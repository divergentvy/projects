==> flow/design.v <==
`timescale 1ns/1ns
module PWM_generator (
    input wire clk,
    input wire reset,
    input wire [7:0] PWM_ontime,
    output reg PWM_out
);
wire [7:0] counter_out;
always @(posedge clk) begin
    if (reset)
        PWM_out <= 0;
    else if (PWM_ontime > counter_out)
        PWM_out <= 1;
    else
        PWM_out <= 0;
end
counter counter_inst (
    .clk(clk),
    .reset(reset),
    .counter_out(counter_out)
);
endmodule
module counter (
    output reg [7:0] counter_out,
    input wire clk,
    input wire reset
);
always @(posedge clk) begin
    if (reset)
        counter_out <= 8'b0;
    else
        counter_out <= counter_out + 1;
end
endmodule
# Reports on PWM_generator
# What the tools print for PWM_generator, step after step.
# Line numbers count from 1 in the design file above.
# Cell names lack the library's common part.
# Not given: --
# setup
top_module	PWM_generator
clock	clk
lib	sky130hd
pvt_corner	tt_025C_1v80

# Word-level counts
# Counts by Yosys on the flattened word-level netlist (proc, flatten, opt, wreduce; memories kept). Register bits leave out memories and registers merged into their read ports (data or address); mux counts leave out enables and synchronous resets folded into registers. Print and check cells are left out. Cells with the same type and inputs are merged into one.
# word_totals
register_bits	9
in_bits	10
# op_classes
n_addsub	1
n_cmp	1
muxes	1
# op_table
op	count
adder 8 x 1 -> 8 bit with constant B	1
greater-than comparator 8 bit	1
two-way mux 1 bit	1

# Longest topological paths
# Longest topological path by Yosys (ltp), each cell counted once; first at word level (registers and memories cut), then after technology mapping (sequential cells cut; the memories' decode and read muxes count).
# logic_depth
ltp_word	2
abc_area	0
depth_mapped	6

# Netlist
# The flow's flattened synthesis, as Yosys stat reports it; memories are mapped. The netlist is that of the ABC_AREA named above (0 if unset); the other value can give another one.
# Totals and module areas in this step are rounded.
# by_type
cell_type	count	area_total_um2
dfxtp_1	9	180.173
ha_1	9	112.608
xnor2_1	6	52.55
nor2_1	9	33.782
inv_1	8	30.029
nand3_1	5	25.024
a21oi_1	4	20.019
nand4_1	2	12.512
nor2b_1	2	12.512
and3_4	1	11.261
buf_6	1	11.261
o211ai_1	1	7.507
o21a_1	1	7.507
and3_1	1	6.256
o21ai_0	1	5.005
nand2_1	1	3.754
# synth_totals
cells	61
mapped_area_um2	530
seq_area_um2	180
flip_flops	9
buffers	1
# By module: a second synthesis without flattening, with its own total; a netlist apart from the flattened one above.
# unflattened
cells_unflattened	63
hier_area_um2	530
# Each row is one instance without its submodules.
# by_module
mod	instances	cells	area_um2	seq_area_um2
counter	1	33	300	160
PWM_generator	1	30	230	20

# Path before layout
# Source: OpenSTA report_checks on the synthesized netlist (no wires, ideal clock, input and output delay 20% of the period each), path of least setup slack; recovery checks are left aside. Register names are those of the netlist, which keeps one name where synthesis merged equal registers.
# synth_timing
path_kind	reg-to-reg
startpoint	reg counter_inst.counter_out[1]
endpoint	reg PWM_out
clock_period_ps	1320
setup_ps	115
t_first_pin_ps	0
t_arrival_ps	1165
required_ps	1205
slack_ps	41
delay_ps	1280
driving_pins	7
n_path_buf	0
period_less_setup_slack_ps	1279
# "delay_ps" is the arrival time less input delay plus setup time.
# "driving_pins": output pins that drive a net of the path, with the launching flip-flop's if there is one; two outputs of one cell count as two.
# "period_less_setup_slack_ps" = period - worst setup slack (recovery checks aside). The figure is calculated, with input and output delays left at 20% of the set period.
# The rows between start and end are the longest chain of elaborated cells between them; the timing report does not say that the signal goes this way. Where chains are equally long, one stands for them.
# Each line given opens the expression or statement behind the cell; cells for indexed reads and writes are added by Yosys, which also makes memories of some case tables.
# At most two assigning lines are given for a register; there are more.
# synth_between
path_cell_list	dfxtp_1 -> inv_1 -> ha_1 -> nor2b_1 -> o211ai_1 -> a21oi_1 -> o21a_1
elab_chain_len	2
# synth_rtl
element	line	rtl
from (decl)	24	output reg [7:0] counter_out,
from (assign)	30	counter_out <= 8'b0;
from (assign)	32	counter_out <= counter_out + 1;
greater-than comparator 8 bit	12	else if (PWM_ontime > counter_out)
two-way mux 1 bit	12
to (assign)	11	PWM_out <= 0;
to (assign)	13	PWM_out <= 1;
to (decl)	6	output reg PWM_out

# Worst path after layout
# Path of least setup slack in the final report of flow run A (OpenROAD, finished layout, wires in). Where an end is a register, its clock arrival counts in the times.
# The path's times are printed in steps of 10 ps; the period is the one set.
# layout_timing
path_kind	reg-to-output
startpoint	reg PWM_out
endpoint	out PWM_out
clock_period_ps	1980
output_delay_ps	400
t_first_pin_ps	260
t_arrival_ps	1080
required_ps	1580
slack_ps	500
driving_pins	2
n_path_buf	1
# At most two assigning lines are given for a register; there are more.
# layout_between
path_cell_list	dfxtp_1 -> clkdlybuf4s50_1
elab_chain_len	0
# layout_rtl
element	line	rtl
from (decl)	6	output reg PWM_out
from (assign)	11	PWM_out <= 0;
from (assign)	13	PWM_out <= 1;
to (decl)	6

# 2 stored runs of PWM_generator in the flow (synthesis by Yosys, layout by OpenROAD, sky130hd cells), in arbitrary order. Constraints: input delay and output delay 20% of the set period each, output load 0.01 pF.
# "timing.achieved_period_ps" means the clock period less the worst setup slack. The figure is calculated, with input and output delays left at 20% of the set period.
# "worst_path_time_ps" = time allowed to the worst setup path (clock period - input delay - output delay, where it has them) - its slack; a late launch clock adds to it, a late capture clock takes from it.
# "total_power_mw" is the tool's figure for a default switching activity; nothing was simulated.
# "worst_path_time_ps" is given in steps of 10 ps.
# The results are shown rounded.
# Among the settings, - means not set for that run.
item,flow run A,flow run B
period_ns,1.98,1.02
CAP_MARGIN,20,20
CORE_MARGIN,2,2
CORE_UTILIZATION,40,29
SLEW_MARGIN,20,5
CORE_ASPECT_RATIO,-,1.01
CELL_PAD_IN_SITES_GLOBAL_PLACEMENT,-,0
TNS_END_PERCENT,-,75
GPL_ROUTABILITY_DRIVEN,-,0
hold_ws_ps,520,450
total_power_mw,0.39,0.87
tns_ps,0,-240
fin_ws_ps,500,-190
util_pct,53,56
synthesis_area_um2,530,530
timing.achieved_period_ps,1478,1205
final_stdcell_area_um2,670,950
final_die_area_um2,1600,2200
worst_path_time_ps,1080,1210
worstPathKind,reg-to-output,reg-to-reg
